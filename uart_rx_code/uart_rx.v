==> flow/design.v <==
module uart_rx(
    input clk_3125,
    input rx,
    output reg [7:0] rx_msg,
    output reg rx_parity,
    output reg rx_complete
    );
initial begin
    rx_msg = 8'b0;
    rx_parity = 1'b0;
    rx_complete = 1'b0;
end
reg [7:0] buffer = 0;  
reg [3:0] data_cycles = 0;  
reg [5:0] counter = 0;  
localparam idle =1'b0, receive =1'b1;  
reg state = idle;
always @(posedge clk_3125 ) begin
case (state) 
idle : begin  
		rx_parity <= (^buffer);
		data_cycles <= 0;
		rx_complete <= (buffer || rx_msg) ? 1 : 0;  
		rx_msg <= buffer;
		counter <= 1;
		buffer <= 0;
		state <= receive;
end
receive : begin  
	rx_complete <= 0;
	if (data_cycles == 0) begin	
			if (counter < 26) begin  
					counter <= counter + 1;
			end else begin
					counter <= 0;
					data_cycles <= data_cycles + 1;
	end
	end
	else if ((data_cycles > 0) && (data_cycles <= 8)) begin
		if (counter < 26) begin  
			buffer[7-data_cycles+1] <= rx;
			counter <= counter + 1;
		end
		else begin
			buffer[7-data_cycles+1] <= rx;
			counter <= 0;
			data_cycles <= data_cycles + 1;
		end
	end
	else if (data_cycles > 8) begin
		if (counter < 26)  begin
				counter <= counter + 1;
			end
		else begin
				if (counter < 53) begin
					rx_complete <= 0;
					counter <= counter + 1;
				end		
					else begin
					state <= idle;
					counter <= 1;
					end
			end
	end
end
endcase
end
endmodule
Tool chain data of uart_rx
The steps from the RTL of uart_rx to its reports follow in flow order.
Line numbers count from 1 in the design file above.
{"block": "setup", "top": "uart_rx", "clock": "clk_3125", "cell_library": "sky130hd", "pvt_corner": "tt_025C_1v80"}

Word-level counts
Yosys after proc, flatten, opt, wreduce and memory -nomap, before mapping. Memory bits, and registers merged into a memory's read port (data or address), are not among the register bits. Print and check cells are not counted. Equal cells are merged and count once.
{"block": "word_totals", "mem_bits_ro": 0, "clocked_rd_ports_x_width": 0, "wordCells": 54, "mem_count": 0, "input_bits": 2, "reg_bits": 29, "mem_bits_rw": 0, "latch_bits": 0, "output_inout_bits": 10}
{"block": "op_classes", "reduce_logical": 5, "equal": 4, "n_mul": 0, "muxes": 22, "bitwise": 4, "n_div": 0, "add_sub_neg": 5, "cmp": 5, "shift": 2}
{"block": "op_table", "cell": "2-to-1 mux 6 bit", "count": 6}
{"block": "op_table", "cell": "variable shift 1 x 33 -> 8 bit", "count": 1}
{"block": "op_table", "cell": "variable shift 1 x 33 -> 8 bit with constant A", "count": 1}
{"block": "op_table", "cell": "negation 32 -> 33 bit", "count": 1}
{"block": "op_table", "cell": "parallel mux 8 bit (select 2 bit)", "count": 1}
{"block": "op_table", "cell": "2-to-1 mux 8 bit", "count": 2}
{"block": "op_table", "cell": "parallel mux 6 bit (select 2 bit)", "count": 1}
{"block": "op_table", "cell": "2-to-1 mux 4 bit", "count": 3}
{"block": "op_table", "cell": "AND 8 bit", "count": 1}
{"block": "op_table", "cell": "OR 8 bit", "count": 1}
{"block": "op_table", "cell": "logical OR 8 bit", "count": 1}
{"block": "op_table", "cell": "NOT 8 bit", "count": 1}
{"block": "op_table", "cell": "XOR reduction 8 bit", "count": 1}
{"block": "op_table", "cell": "parallel mux 4 bit (select 2 bit)", "count": 1}
{"block": "op_table", "cell": "adder 5 x 2 -> 6 bit with constant B", "count": 1}
{"block": "op_table", "cell": "adder 6 x 1 -> 6 bit with constant B", "count": 1}
{"block": "op_table", "cell": "less-than comparator 6 x 5 -> 1 bit with constant B", "count": 1}
{"block": "op_table", "cell": "less-than comparator 6 bit with constant B", "count": 1}
{"block": "op_table", "cell": "2-to-1 mux 1 bit", "count": 6}
{"block": "op_table", "cell": "subtractor 3 x 4 -> 5 bit with constant A", "count": 1}
{"block": "op_table", "cell": "adder 4 x 1 -> 4 bit with constant B", "count": 1}
{"block": "op_table", "cell": "greater-than comparator 4 x 1 -> 1 bit with constant B", "count": 1}
{"block": "op_table", "cell": "inequality test 4 x 1 -> 1 bit with constant B", "count": 1}
{"block": "op_table", "cell": "greater-than comparator 4 bit with constant B", "count": 1}
{"block": "op_table", "cell": "less-or-equal comparator 4 bit with constant B", "count": 1}
{"block": "op_table", "cell": "logical NOT 4 bit", "count": 1}
{"block": "op_table", "cell": "parallel mux 1 bit (select 2 bit)", "count": 2}
{"block": "op_table", "cell": "inequality test 3 x 1 -> 1 bit with constant B", "count": 1}
Not listed: further kinds 5, cells in them 5.

Depth
Longest topological path by Yosys (ltp), each cell counted once; first at word level (registers and memories cut), then after technology mapping (sequential cells cut; the memories' decode and read muxes count).
{"block": "logic_depth", "depth_word": 10, "abc_area": 0, "depth_mapped": 17, "depth_no_buf": 14}

Netlist
The flow's flattened synthesis, as Yosys stat reports it; memories are mapped. The netlist is that of the ABC_AREA named above (0 if unset); the other value can give another one.
The area totals of this step are shown rounded.
{"block": "types", "cell_type": "sky130_fd_sc_hd__edfxtp_1", "count": 27, "area_total_um2": 810.778}
{"block": "types", "cell_type": "sky130_fd_sc_hd__ha_1", "count": 17, "area_total_um2": 212.704}
{"block": "types", "cell_type": "sky130_fd_sc_hd__nor2_1", "count": 19, "area_total_um2": 71.318}
{"block": "types", "cell_type": "sky130_fd_sc_hd__mux2i_1", "count": 7, "area_total_um2": 70.067}
{"block": "types", "cell_type": "sky130_fd_sc_hd__inv_1", "count": 17, "area_total_um2": 63.811}
{"block": "types", "cell_type": "sky130_fd_sc_hd__xnor2_1", "count": 7, "area_total_um2": 61.309}
{"block": "types", "cell_type": "sky130_fd_sc_hd__nand2_1", "count": 16, "area_total_um2": 60.058}
{"block": "types", "cell_type": "sky130_fd_sc_hd__xor2_1", "count": 5, "area_total_um2": 43.792}
{"block": "types", "cell_type": "sky130_fd_sc_hd__dfxtp_1", "count": 2, "area_total_um2": 40.038}
{"block": "types", "cell_type": "sky130_fd_sc_hd__o211ai_1", "count": 5, "area_total_um2": 37.536}
{"block": "types", "cell_type": "sky130_fd_sc_hd__a2111oi_2", "count": 2, "area_total_um2": 30.029}
{"block": "types", "cell_type": "sky130_fd_sc_hd__nor4b_1", "count": 3, "area_total_um2": 26.275}
{"block": "types", "cell_type": "sky130_fd_sc_hd__nand3_1", "count": 5, "area_total_um2": 25.024}
{"block": "types", "cell_type": "sky130_fd_sc_hd__nor2b_1", "count": 4, "area_total_um2": 25.024}
{"block": "types", "cell_type": "sky130_fd_sc_hd__nor4_1", "count": 4, "area_total_um2": 25.024}
{"block": "types", "cell_type": "sky130_fd_sc_hd__a2111oi_1", "count": 2, "area_total_um2": 20.019}
{"block": "types", "cell_type": "sky130_fd_sc_hd__a21oi_1", "count": 4, "area_total_um2": 20.019}
{"block": "types", "cell_type": "sky130_fd_sc_hd__and4b_1", "count": 2, "area_total_um2": 20.019}
Not listed: further types 24, cells in them 46.
{"block": "synth_totals", "cells": 194, "buf_cells": 9, "mapped_area_mm2": 0.001966, "ff_cells": 29, "seqArea_mm2": 0.0008508}

Timing after synthesis
Path of least setup slack by OpenSTA after synthesis, without wires, with an ideal clock, recovery checks aside; 20% of the period is set as input and as output delay. Where synthesis merged equal registers, the netlist keeps one of their names.
{"block": "synth_timing", "path_kind": "register to register", "start": "reg data_cycles[0]", "end": "reg buffer[3]", "path_slack_ns": 1.130, "setup_ns": 0.280, "path_stages": 17, "t_required_ns": 4.910, "t_first_pin_ns": 0.000, "t_arrival_ns": 3.780, "delay_ns": 4.060, "period_ns": 5.19, "synth_period_reached_ns": 4.06}
"delay_ns" is the arrival time less input delay plus setup time.
"path_stages": output pins that drive a net of the path, with the launching flip-flop's if there is one; two outputs of one cell count as two.
"synth_period_reached_ns" is the clock period less the worst setup slack; recovery checks do not enter. This is arithmetic on one report: input and output delays are still those of the set period (20% each).
Between the ends stands the longest chain of elaborated cells between them, by number of cells; it is not shown to be the way that was timed. Of several equally long chains one is given.
Each line given opens the expression or statement behind the cell; cells for indexed reads and writes are added by Yosys, which also makes memories of some case tables.
At most two assigning lines are given for a register; there are more.
Where a signal picks the word or bit written, the line may be left out of the assigning lines.
The path ends at the data pin of a flip-flop with enable; ways to the enable are not counted.
{"block": "synth_via", "path_cell_list": "sky130_fd_sc_hd__edfxtp_1 > sky130_fd_sc_hd__buf_2 > sky130_fd_sc_hd__inv_1 > sky130_fd_sc_hd__ha_1 > sky130_fd_sc_hd__nor2b_1 > sky130_fd_sc_hd__clkbuf_1 > sky130_fd_sc_hd__nand2_1 > sky130_fd_sc_hd__ha_1 > sky130_fd_sc_hd__and3_1 > sky130_fd_sc_hd__clkbuf_1 > sky130_fd_sc_hd__o211ai_1 > sky130_fd_sc_hd__ha_1 > sky130_fd_sc_hd__nor4b_1 > sky130_fd_sc_hd__nand4_1 > sky130_fd_sc_hd__a2111oi_1 > sky130_fd_sc_hd__mux2i_1 > sky130_fd_sc_hd__nor2_1", "elab_chain_cells": 10, "cone_cells": 15, "cone_classes": "3 x add/sub; 2 x compare; 2 x shift; 3 x mux; 3 x logic; 2 x reduce/logical"}
{"block": "synth_lines", "item": "start: declaration", "line": 14, "text": "reg [3:0] data_cycles = 0;"}
{"block": "synth_lines", "item": "start: assignment", "line": 36, "text": "data_cycles <= data_cycles + 1;"}
{"block": "synth_lines", "item": "start: assignment", "line": 47, "text": "data_cycles <= data_cycles + 1;"}
{"block": "synth_lines", "item": "subtractor 3 x 4 -> 5 bit", "line": 45, "text": "buffer[7-data_cycles+1] <= rx;"}
{"block": "synth_lines", "item": "adder 5 x 2 -> 6 bit", "line": 45}
{"block": "synth_lines", "item": "negation 32 -> 33 bit", "line": 45}
{"block": "synth_lines", "item": "variable shift 1 x 33 -> 8 bit", "line": 45}
{"block": "synth_lines", "item": "NOT 8 bit", "line": 45}
{"block": "synth_lines", "item": "AND 8 bit", "line": 45}
{"block": "synth_lines", "item": "OR 8 bit", "line": 45}
{"block": "synth_lines", "item": "2-to-1 mux 8 bit", "line": 39, "text": "else if ((data_cycles > 0) && (data_cycles <= 8)) begin"}
{"block": "synth_lines", "item": "2-to-1 mux 8 bit", "line": 31, "text": "if (data_cycles == 0) begin"}
{"block": "synth_lines", "item": "parallel mux 8 bit (select 2 bit)", "line": 19, "text": "case (state)"}
{"block": "synth_lines", "item": "end: assignment", "line": 26, "text": "buffer <= 0;"}
{"block": "synth_lines", "item": "end: declaration", "line": 13, "text": "reg [7:0] buffer = 0;"}

Timing after layout
Path of least setup slack in the final report of entry A (OpenROAD, finished layout, wires in). Where an end is a register, its clock arrival counts in the times.
{"block": "layout_timing", "path_kind": "register to register", "start": "reg data_cycles[0]", "end": "reg buffer[3]", "t_first_pin_ns": 0.31, "setup_ns": 0.26, "path_slack_ns": 0.51, "t_arrival_ns": 4.23, "t_required_ns": 4.74, "path_stages": 14, "period_ns": 4.68}
Between the ends stands the longest chain of elaborated cells between them, by number of cells; it is not shown to be the way that was timed. Of several equally long chains one is given.
At most two assigning lines are given for a register; there are more.
Where a signal picks the word or bit written, the line may be left out of the assigning lines.
The path ends at the data pin of a flip-flop with enable; ways to the enable are not counted.
{"block": "layout_via", "path_cell_list": "sky130_fd_sc_hd__edfxtp_1 > sky130_fd_sc_hd__inv_1 > sky130_fd_sc_hd__ha_1 > sky130_fd_sc_hd__nor2b_1 > sky130_fd_sc_hd__nand2_1 > sky130_fd_sc_hd__ha_1 > sky130_fd_sc_hd__and3_1 > sky130_fd_sc_hd__o211ai_1 > sky130_fd_sc_hd__ha_1 > sky130_fd_sc_hd__nor4b_1 > sky130_fd_sc_hd__nand4_1 > sky130_fd_sc_hd__a2111oi_1 > sky130_fd_sc_hd__mux2i_1 > sky130_fd_sc_hd__nor2_1", "elab_chain_cells": 10, "cone_cells": 15, "cone_classes": "3 x add/sub; 2 x compare; 2 x shift; 3 x mux; 3 x logic; 2 x reduce/logical"}
{"block": "layout_lines", "item": "start: declaration", "line": 14, "text": "reg [3:0] data_cycles = 0;"}
{"block": "layout_lines", "item": "start: assignment", "line": 36, "text": "data_cycles <= data_cycles + 1;"}
{"block": "layout_lines", "item": "start: assignment", "line": 47, "text": "data_cycles <= data_cycles + 1;"}
{"block": "layout_lines", "item": "subtractor 3 x 4 -> 5 bit", "line": 45, "text": "buffer[7-data_cycles+1] <= rx;"}
{"block": "layout_lines", "item": "adder 5 x 2 -> 6 bit", "line": 45}
{"block": "layout_lines", "item": "negation 32 -> 33 bit", "line": 45}
{"block": "layout_lines", "item": "variable shift 1 x 33 -> 8 bit", "line": 45}
{"block": "layout_lines", "item": "NOT 8 bit", "line": 45}
{"block": "layout_lines", "item": "AND 8 bit", "line": 45}
{"block": "layout_lines", "item": "OR 8 bit", "line": 45}
{"block": "layout_lines", "item": "2-to-1 mux 8 bit", "line": 39, "text": "else if ((data_cycles > 0) && (data_cycles <= 8)) begin"}
{"block": "layout_lines", "item": "2-to-1 mux 8 bit", "line": 31, "text": "if (data_cycles == 0) begin"}
{"block": "layout_lines", "item": "parallel mux 8 bit (select 2 bit)", "line": 19, "text": "case (state)"}
{"block": "layout_lines", "item": "end: assignment", "line": 26, "text": "buffer <= 0;"}
{"block": "layout_lines", "item": "end: declaration", "line": 13, "text": "reg [7:0] buffer = 0;"}

Subject: flow runs of uart_rx

Hi,

Design uart_rx on sky130hd. What follows are 2 stored runs of the flow, each under its own settings; their order means nothing. The constraints put input and output delay at 20% of the set period each and load the outputs with 0.01 pF.
"period_less_ws_ns" = clock period - worst setup slack. The figure is calculated, with input and output delays left at 20% of the set period.
"worst_path_time_ns" means the part of the period allowed to the worst setup path (the constraints hold back 20% at inputs and 20% at outputs) less its slack; where the path has registers, the arrival times of their clocks count too.
Results are given in rounded form.

{"run": "entry A", "settings": { "period_ns": 4.68, "CORE_UTILIZATION": 62, "CAP_MARGIN": 20, "CORE_MARGIN": 2, "SLEW_MARGIN": 20 }, "results": { "synth_chip_area_mm2": 0.001966, "total_die_area_mm2": 0.003637, "worst_path_time_ns": 4.17, "worstPathKind": "register to register", "period_less_ws_ns": 4.168, "tns_ns": 0.000, "hold_worst_slack_ns": 0.487, "fin_ws_ns": 0.512, "stdcell_area_mm2": 0.002171 }}
{"run": "entry B", "settings": { "period_ns": 5.23, "CORE_UTILIZATION": 28, "PLACE_DENSITY_LB_ADDON": 0.11, "HOLD_SLACK_MARGIN": 0.02, "ABC_AREA": 1, "GPL_ROUTABILITY_DRIVEN": 1, "SLEW_MARGIN": 10, "MIN_ROUTING_LAYER": "met1", "MAX_ROUTING_LAYER": "met5", "CAP_MARGIN": 20, "CORE_MARGIN": 2 }, "results": { "total_die_area_mm2": 0.007547, "synth_chip_area_mm2": 0.001923, "stdcell_area_mm2": 0.00226, "fin_ws_ns": 1.835, "hold_worst_slack_ns": 0.459, "worst_path_time_ns": 3.40, "worstPathKind": "register to register", "tns_ns": 0.000, "period_less_ws_ns": 3.395 }}

Regards
