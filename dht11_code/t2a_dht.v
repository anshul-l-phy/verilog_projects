==> flow/design.v <==
module t2a_dht(
    input clk_50M,
    input reset,
    inout sensor,
    output reg [7:0] T_integral,
    output reg [7:0] RH_integral,
    output reg [7:0] T_decimal,
    output reg [7:0] RH_decimal,
    output reg [7:0] Checksum,
    output reg data_valid
);
    initial begin
        T_integral = 0;
        RH_integral = 0;
        T_decimal = 0;
        RH_decimal = 0;
        Checksum = 0;
        data_valid = 0;
    end
localparam idle = 3'b000, wait_low = 3'b001, wait_high = 3'b010, read_low = 3'b011, read_high = 3'b100,update = 3'b101,check = 3'b110,stop = 3'b111;
reg[3:0] state;
reg[5:0] bit_counter;
reg[39:0] data;
reg[7:0] sum;
reg[12:0]counter; 
reg prev;
wire sensor_in = sensor;
wire sensor_fall = prev & ~sensor_in; 
wire sensor_rise = ~prev & sensor_in;
always @(posedge clk_50M or negedge reset) begin
	if (!reset) begin
		prev <=1; 
      state <= idle;
		counter <= 0;
		bit_counter <= 39;
		data_valid <= 0;
		T_integral <= 0; RH_integral <= 0;
		T_decimal <= 0; RH_decimal <= 0;
		Checksum <= 0;
		data <= 0;
		sum <= 0;
	end else begin
		prev <= sensor_in;
		if(state != update)
			data_valid <= 0;
		if (sensor_fall || sensor_rise) 
			counter <= 0;
      else if (state == wait_low || state == wait_high || state == read_low || state == read_high) 
			counter <= counter + 1;
		else 
			counter <= 0;
	case(state)
		idle : begin
			if (sensor_fall) begin
				state <= wait_low;
				bit_counter <= 39;
				data <= 0;
			end
		end
		wait_low : begin
			if(sensor_rise) 
				state <= wait_high;
		end
		wait_high : begin
			if(sensor_fall) 
				state <= read_low;
		end
		read_low: begin
			if(sensor_rise) 
				state <= read_high;
		end
		read_high : begin
			if(sensor_fall) begin 
				if (counter > 2400) 
					data[bit_counter] <= 1;
				else
					data[bit_counter] <= 0;
				if (bit_counter == 0)
					state <= update;
				else begin
					state <= read_low;
					bit_counter <= bit_counter - 1;
				end
			end else if (bit_counter == 0 && counter > 4000) begin  
					if(counter > 2400)
						data[bit_counter] <= 1;
					else
						data[bit_counter] <= 0;
					state <= update;
			end
		end
		update : begin
			RH_integral <= data[39:32];
			RH_decimal <= data[31:24];
			T_integral <= data[23:16];
			T_decimal <= data[15:8];
			Checksum <= data[7:0];
			sum <= (data[39:32]+data[31:24]+data[23:16]+data[15:8]);
			state <= check;
		end
		check : begin
			if (Checksum== sum) 
				data_valid <= 1;
			else 
				data_valid <= 0;
			state <= stop;
		end
		stop : begin
			state <= idle;
      end
      default: begin
         state <= idle;
      end
	endcase
	end
end
endmodule
Step by step through the tools: t2a_dht
What the tools print for t2a_dht, step after step.
Line numbers count from 1 in the design file above.
Library cell names are shortened.
{"block": "inputs", "top_module": "t2a_dht", "clk_port": "clk_50M", "library": "sky130hd", "lib_corner": "tt_025C_1v80"}

Word-level counts
Source: Yosys, flattened and elaborated, memories not mapped. Widths are those after wreduce. Registers that Yosys merges into a memory's read port (data or address) are not register bits. Print and check cells do not count.
{"block": "word_totals", "elab_cells": 83, "register_bits": 113}
{"block": "op_classes", "add_sub_neg": 6, "n_eq": 19, "n_cmp": 2, "bitwise": 8, "n_shift": 2, "muxes": 22, "reduce_logical": 12}
{"block": "ops", "cell": "40-bit 2-to-1 mux", "n": 4}
{"block": "ops", "cell": "1-bit by 7-bit variable shift with 40-bit output with constant A", "n": 2}
{"block": "ops", "cell": "40-bit bitwise OR", "n": 2}
{"block": "ops", "cell": "40-bit case mux with 2-bit select", "n": 1}
{"block": "ops", "cell": "40-bit AND", "n": 1}
{"block": "ops", "cell": "40-bit NOT", "n": 1}
{"block": "ops", "cell": "4-bit case mux with 7-bit select", "n": 1}
{"block": "ops", "cell": "13-bit by 12-bit > comparator with 1-bit output with constant B", "n": 2}
{"block": "ops", "cell": "13-bit 2-to-1 mux", "n": 2}
{"block": "ops", "cell": "8-bit adder", "n": 3}
{"block": "ops", "cell": "4-bit 2-to-1 mux", "n": 6}
{"block": "ops", "cell": "6-bit 2-to-1 mux", "n": 3}
{"block": "ops", "cell": "4-bit by 2-bit equality test with 1-bit output with constant B", "n": 4}
{"block": "ops", "cell": "4-bit by 3-bit equality test with 1-bit output with constant B", "n": 4}
{"block": "ops", "cell": "13-bit by 1-bit adder with 13-bit output with constant B", "n": 1}
{"block": "ops", "cell": "2-bit != test with constant B", "n": 6}
{"block": "ops", "cell": "6-bit case mux with 2-bit select", "n": 1}
{"block": "ops", "cell": "4-bit by 1-bit equality test with 1-bit output with constant B", "n": 2}
{"block": "ops", "cell": "8-bit equality test", "n": 1}
{"block": "ops", "cell": "6-bit negator with 7-bit output", "n": 1}
{"block": "ops", "cell": "6-bit by 1-bit subtractor with 6-bit output with constant B", "n": 1}
{"block": "ops", "cell": "6-bit logical NOT", "n": 1}
{"block": "ops", "cell": "5-bit AND reduction", "n": 1}
{"block": "ops", "cell": "1-bit logical OR", "n": 4}
{"block": "ops", "cell": "2-bit nonzero test", "n": 2}
{"block": "ops", "cell": "4-bit by 3-bit != test with 1-bit output with constant B", "n": 1}
{"block": "ops", "cell": "4-bit logical NOT", "n": 1}
{"block": "ops", "cell": "4-bit AND reduction", "n": 1}
Not listed: further kinds 7, cells in them 11.

Logic depth
Depth = most cells in a row (Yosys ltp): at word level without a register or memory, in the mapped netlist without a sequential cell, where the memories' decode and read muxes count.
{"block": "depth", "word_depth": 9, "ABC_AREA": 0, "depth_mapped": 12}

Netlist
Yosys stat after the flow's synthesis: flattened, memories mapped to cells. It holds for the ABC_AREA given above (unset counts as 0); a run with the other value may have another netlist.
{"block": "synth_totals", "ff_cells": 117, "mapped_area_mm2": 0.0063461, "cell_count": 580, "sequential_area_mm2": 0.0029353}
{"block": "types", "cell_type": "dfrtp_1", "n": 111}
{"block": "types", "cell_type": "mux2_2", "n": 44}
{"block": "types", "cell_type": "fa_1", "n": 14}
{"block": "types", "cell_type": "o311ai_0", "n": 24}
{"block": "types", "cell_type": "inv_1", "n": 54}
{"block": "types", "cell_type": "ha_1", "n": 15}
{"block": "types", "cell_type": "o21ai_0", "n": 32}
{"block": "types", "cell_type": "dfstp_2", "n": 6}
{"block": "types", "cell_type": "nand2_1", "n": 33}
{"block": "types", "cell_type": "xor2_1", "n": 14}
{"block": "types", "cell_type": "xnor2_1", "n": 12}
{"block": "types", "cell_type": "nor2_1", "n": 24}
{"block": "types", "cell_type": "a32oi_1", "n": 10}
{"block": "types", "cell_type": "o211ai_2", "n": 7}
{"block": "types", "cell_type": "o41ai_1", "n": 10}
{"block": "types", "cell_type": "clkbuf_1", "n": 20}
{"block": "types", "cell_type": "and2_1", "n": 11}
{"block": "types", "cell_type": "o21ai_1", "n": 12}
Other cell types: 47; their cells: 127.

Worst setup path after synthesis
Source: OpenSTA report_checks on the synthesized netlist (no wires, ideal clock, input and output delay 20% of the period each), path of least setup slack; recovery checks are left aside. Register names are those of the netlist, which keeps one name where synthesis merged equal registers.
{"block": "synth_timing", "path_kind": "register -> register", "startpoint": "register data[9]", "endpoint": "register sum[7]", "setup_ns": 0.140, "path_slack_ns": 0.855, "n_path_buf": 0, "t_first_pin_ns": 0.000, "delay_ns": 2.754, "required_time_ns": 3.470, "arrival_time_ns": 2.614, "path_stages": 13, "tclk_ns": 3.61, "period_less_setup_slack_ns": 2.755}
"delay_ns" is the arrival time less input delay plus setup time.
"path_stages": output pins that drive a net of the path, with the launching flip-flop's if there is one; two outputs of one cell count as two.
"period_less_setup_slack_ns" = period - worst setup slack (recovery checks aside). The figure is calculated, with input and output delays left at 20% of the set period.
Between the ends stands the longest chain of elaborated cells between them, by number of cells; it is not shown to be the way that was timed. Of several equally long chains one is given.
Each line given opens the expression or statement behind the cell; cells for indexed reads and writes are added by Yosys, which also makes memories of some case tables.
A register here has more assigning lines than the two given.
{"block": "synth_between", "cell_sequence": "dfrtp_1 inv_1 fa_1 inv_1 fa_1 ha_1 inv_1 fa_1 nor2b_1 o31a_1 o22ai_1 xnor2_1 a21oi_1", "elab_chain_cells": 1, "cone_cells": 1, "cone_lines": 1}
{"block": "synth_lines", "element": "from (decl)", "line_no": 23, "source": "reg[39:0] data;"}
{"block": "synth_lines", "element": "from (assign)", "line_no": 40, "source": "data <= 0;"}
{"block": "synth_lines", "element": "from (assign)", "line_no": 57, "source": "data <= 0;"}
{"block": "synth_lines", "element": "8-bit adder", "line_no": 98, "source": "sum <= (data[39:32]+data[31:24]+data[23:16]+data[15:8]);"}
{"block": "synth_lines", "element": "to (assign)", "line_no": 41, "source": "sum <= 0;"}
{"block": "synth_lines", "element": "to (assign)", "line_no": 98}
{"block": "synth_lines", "element": "to (decl)", "line_no": 24, "source": "reg[7:0] sum;"}

Stored flow runs of t2a_dht (2 of them; Yosys, OpenROAD, sky130hd). They differ in their settings and are not a sequence. Constraints: input delay and output delay 20% of the set period each, output load 0.01 pF.

{"run": "run 1", "settings": { "period_ns": 2.1, "CORE_UTILIZATION": 67, "PLACE_DENSITY": 0.43, "CELL_PAD_IN_SITES_GLOBAL_PLACEMENT": 0, "GPL_TIMING_DRIVEN": 0, "SLEW_MARGIN": 5, "MIN_ROUTING_LAYER": "met2", "CAP_MARGIN": 20, "CORE_MARGIN": 2 }, "outcome": "unfinished; error RSZ-0074 in routing"}
{"run": "run 2", "settings": { "period_ns": 2.93, "CORE_UTILIZATION": 69, "CAP_MARGIN": 20, "CORE_MARGIN": 2, "SLEW_MARGIN": 20 }, "outcome": "unfinished; error RSZ-0074 in routing"}
